==> flow/design.v <==
module fbpal
(
	input             reset,
	input             en_in,
	output reg        en_out,
	input             ram_clk,
	output reg [28:0] ram_address,
	output reg  [7:0] ram_burstcount,
	input             ram_waitrequest,
	input      [63:0] ram_readdata,
	input             ram_readdatavalid,
	output reg        ram_read,
	input      [31:0] fb_address,
	input             pal_en,
	output reg  [7:0] pal_a,
	output reg [23:0] pal_d,
	output reg        pal_wr
);
reg [31:0] base_addr;
always @(posedge ram_clk) base_addr <= fb_address - 4096;
reg [6:0] buf_rptr = 0;
always @(posedge ram_clk) begin
	reg [23:0] odd_d;
	if(~pal_a[0] & pal_wr) {pal_a[0], pal_d} <= {1'b1, odd_d};
	else pal_wr <= 0;
	if(~ram_waitrequest) ram_read <= 0;
	if(pal_en & ~reset) begin
		if(ram_burstcount) begin
			if(ram_readdatavalid) begin
				ram_burstcount <= 0;
				odd_d <= ram_readdata[55:32];
				pal_d <= ram_readdata[23:0];
				pal_a <= {buf_rptr, 1'b0};
				pal_wr <= 1;
				en_out <= en_in;
				buf_rptr <= buf_rptr + 1'd1;
			end
		end
		else begin
			if(~ram_waitrequest && en_out != en_in) begin
				ram_address <= base_addr[31:3] + buf_rptr;
				ram_burstcount <= 1;
				ram_read <= 1;
			end
		end
	end
	else begin
		en_out <= en_in;
		buf_rptr <= 0;
		ram_burstcount <= 0;
	end
end
endmodule
Reports on fbpal:

The steps from the RTL of fbpal to its reports follow in flow order.
Line numbers count from 1 in the design file above.
Cell names lack the library's common part.
Not given: n/a

* top module: fbpal
* clock input: ram_clk
* standard-cell library: sky130hd
* corner: tt_025C_1v80

After elaboration:

Yosys after proc, flatten, opt, wreduce and memory -nomap, before mapping. Memory bits, and registers merged into a memory's read port (data or address), are not among the register bits. Print and check cells are not counted. Equal cells are merged and count once.

* bits in registers: 135
* input bits: 102
* word-level cells: 54

* add/subtract/negate cells: 3
* eq/ne operators: 4
* muxes and demuxes: 22
* bitwise logic cells: 6
* reduce/logical cells: 8

Operators with widths (count)
* 24-bit two-way mux: 4
* 32-bit by 13-bit subtractor with 32-bit output with constant B: 1
* 29-bit by 7-bit adder with 29-bit output: 1
* 8-bit two-way mux: 3
* 1-bit two-way mux: 15
* 8-bit nonzero test: 1
* 7-bit by 1-bit adder with 7-bit output with constant B: 1
* 2-bit AND reduction: 3
* 3-bit AND reduction: 2
* 1-bit NOT: 4
* 2-bit inequality test with constant B: 2
* 1-bit bitwise AND: 2
* 2-bit by 1-bit inequality test with 1-bit output with constant B: 1
* 2-bit nonzero test: 1
* 1-bit inequality test: 1
* 1-bit logical AND: 1

Longest topological paths:

Yosys ltp: most cells in a row. Word level: on the elaborated netlist, between registers, memories and ports. Mapped: between sequential cells and ports; inverters and the memories' decode and read muxes count.

* depth after elaboration: 6
* ABC_AREA: 0
* depth in mapped cells: 7

Mapped cells and area:

Source: synth_stat.txt of the flow (Yosys; design flattened, memories mapped). It holds for the ABC_AREA given above (unset counts as 0); a run with the other value may have another netlist.

Cell types
* edfxtp_1: count 61, area in all 1.83E+03 µm²
* dfxtp_1: count 64, area in all 1.28E+03 µm²
* mux2i_1: count 24, area in all 240.23 µm²
* xnor2_1: count 27, area in all 236.477 µm²
* xor2_1: count 23, area in all 201.443 µm²
* nand2_1: count 43, area in all 161.405 µm²
* ha_1: count 9, area in all 112.608 µm²
* o21ai_0: count 21, area in all 105.101 µm²
* nand3_1: count 13, area in all 65.062 µm²
* nor2_1: count 17, area in all 63.811 µm²
* nand4_1: count 10, area in all 62.56 µm²
* and3_1: count 9, area in all 56.304 µm²
* buf_4: count 7, area in all 52.55 µm²
* nor4b_2: count 3, area in all 45.043 µm²
* and4_1: count 5, area in all 43.792 µm²
* buf_2: count 8, area in all 40.038 µm²
* a21oi_1: count 7, area in all 35.034 µm²
* o21ai_1: count 7, area in all 35.034 µm²

Not listed: further types 29, cells in them 56.

* mapped cells: 414
* chip area (Yosys): 0.0050836 mm²
* sequential part of the area: 0.003113 mm²
* flip-flop cells: 125
* buffer cells: 21

Timing after synthesis:

OpenSTA on the mapped netlist: ideal clock, no wires. The path of least setup slack (recovery checks aside). Input and output delay are each 20% of the period. Register names are those of the netlist, which keeps one name where synthesis merged equal registers.

* path type: input-to-reg
* start: input reset
* end: register ram_address[0]
* period: 2.55 ns
* input delay: 0.510 ns
* launch time at the first pin: 0.510 ns
* arrival time: 1.929 ns
* slack: 0.238 ns
* delay of the path: 1.803 ns
* stages on the path: 4
* period reached after synthesis: 2.312 ns

"delay of the path" is the arrival time less input delay plus setup time.
"stages on the path": output pins that drive a net of the path, with the launching flip-flop's if there is one; two outputs of one cell count as two.
"period reached after synthesis" = period - worst setup slack (recovery checks aside). The figure is calculated, with input and output delays left at 20% of the set period.
Between the ends stands the longest chain of elaborated cells between them, by number of cells; it is not shown to be the way that was timed. Of several equally long chains one is given.
Each line given opens the expression or statement behind the cell; cells for indexed reads and writes are added by Yosys, which also makes memories of some case tables.

* cells stage by stage: nand2b_1 -> clkbuf_1 -> or4_1 -> inv_1
* cells in the longest elaborated chain: 3

RTL lines, path after synthesis
* start, declared: RTL line 3 `input reset,`
* 1-bit NOT: RTL line 27 `if(pal_en & ~reset) begin`
* 1-bit bitwise AND: RTL line 27
* 3-bit AND reduction
* end, assigned: RTL line 41 `ram_address <= base_addr[31:3] + buf_rptr;`
* end, declared: RTL line 7 `output reg [28:0] ram_address,`

Path in the finished layout:

From the final timing report of record 2: the path of least setup slack in the routed layout; clock arrival at registers is part of the times.

* path type: reg-to-reg
* start: register buf_rptr[0]
* end: register ram_address[26]
* period: 3.2 ns
* launch time at the first pin: 0.53 ns
* arrival time: 2.84 ns
* slack: 0.64 ns
* stages on the path: 7

Between the ends stands the longest chain of elaborated cells between them, by number of cells; it is not shown to be the way that was timed. Of several equally long chains one is given.

* cells stage by stage: dfxtp_1 -> ha_1 -> fa_1 -> a211o_1 -> a41o_1 -> and4bb_1 -> xor2_1
* cells in the longest elaborated chain: 1

RTL lines, path after layout
* start, declared: RTL line 21 `reg [6:0] buf_rptr = 0;`
* start, assigned: RTL line 36 `buf_rptr <= buf_rptr + 1'd1;`
* start, assigned: RTL line 49 `buf_rptr <= 0;`
* 29-bit by 7-bit adder with 29-bit output: RTL line 41 `ram_address <= base_addr[31:3] + buf_rptr;`
* end, assigned: RTL line 41
* end, declared: RTL line 7 `output reg [28:0] ram_address,`

Appendix: measured runs

Below are 2 stored runs of the flow (Yosys, OpenROAD; platform sky130hd) on fbpal, each with its settings and what was measured, unordered. Constraints: input delay and output delay 20% of the set period each, output load 0.01 pF.
"clock period achieved": clock period set for the run, less the worst setup slack. It is reckoned from that one timing run; input and output delays stay at 20% of the period that was set.
"worst path time" means the part of the period allowed to the worst setup path (the constraints hold back 20% at inputs and 20% at outputs) less its slack; where the path has registers, the arrival times of their clocks count too.
By "total power after layout" is meant OpenSTA's value without simulated activity: inputs other than the clock are taken to toggle once in ten clock periods, and the tool carries that through the logic.

### Record 1

==> flow/run.sh <==
#!/bin/bash
# the make line also repeats the synthesis and layout settings of config.mk as NAME=value (left out here)
make -C /OpenROAD-flow-scripts/flow DESIGN_CONFIG=/design/flow/config.mk WORK_HOME=/design/flow/orfs CLKGATE_MAP_FILE= finish
==> flow/config.mk <==
export PLATFORM = sky130hd
export DESIGN_NAME = fbpal
export DESIGN_NICKNAME = fbpal
export VERILOG_FILES = /design/flow/design.v
export SDC_FILE = /design/flow/constraint.sdc
export NUM_CORES = 4
export LEC_CHECK = 0
export CAP_MARGIN = 25
export CELL_PAD_IN_SITES_DETAIL_PLACEMENT = 2
export CELL_PAD_IN_SITES_GLOBAL_PLACEMENT = 0
export CORE_MARGIN = 8
export CORE_UTILIZATION = 60
export GPL_ROUTABILITY_DRIVEN = 0
export HOLD_SLACK_MARGIN = 0.29
export PLACE_DENSITY_LB_ADDON = 0.1
export SETUP_SLACK_MARGIN = 0.41
export SLEW_MARGIN = 20
==> flow/constraint.sdc <==
create_clock -name core_clock -period 3.6 [get_ports {ram_clk}]
set_input_delay 0.7200 -clock core_clock [delete_from_list [all_inputs] [get_ports {ram_clk}]]
set_output_delay 0.7200 -clock core_clock [all_outputs]
set_load 0.01 [all_outputs]

Outcome of record 1: no results, placement failed with a tool error

### Record 2

==> flow/run.sh <==
#!/bin/bash
# the make line also repeats the synthesis and layout settings of config.mk as NAME=value (left out here)
make -C /OpenROAD-flow-scripts/flow DESIGN_CONFIG=/design/flow/config.mk WORK_HOME=/design/flow/orfs CLKGATE_MAP_FILE= finish
==> flow/config.mk <==
export PLATFORM = sky130hd
export DESIGN_NAME = fbpal
export DESIGN_NICKNAME = fbpal
export VERILOG_FILES = /design/flow/design.v
export SDC_FILE = /design/flow/constraint.sdc
export NUM_CORES = 4
export LEC_CHECK = 0
export CAP_MARGIN = 10
export CORE_MARGIN = 2
export CORE_UTILIZATION = 66
export GPL_ROUTABILITY_DRIVEN = 1
export GPL_TIMING_DRIVEN = 1
export MAX_ROUTING_LAYER = met5
export PLACE_DENSITY_LB_ADDON = 0.18
export SETUP_SLACK_MARGIN = -0.02
export SLEW_MARGIN = 20
==> flow/constraint.sdc <==
create_clock -name core_clock -period 3.2 [get_ports {ram_clk}]
set_input_delay 0.6400 -clock core_clock [delete_from_list [all_inputs] [get_ports {ram_clk}]]
set_output_delay 0.6400 -clock core_clock [all_outputs]
set_load 0.01 [all_outputs]

Results of record 2:
- Total power after layout: 4435 µW
- Netlist area reported by Yosys: 0.0050836 mm²
- Setup TNS: 0.000 ns
- Utilization: 94.8%
- Setup slack of the worst path: 0.644 ns
- Clock period achieved: 2.556 ns
- Die area: 0.0084208 mm²
- Worst hold slack after layout: 0.474 ns
- Std-cell area (final layout): 0.0072094 mm²
- Worst path time: 2.56 ns
- Class of the worst setup path: reg-to-reg
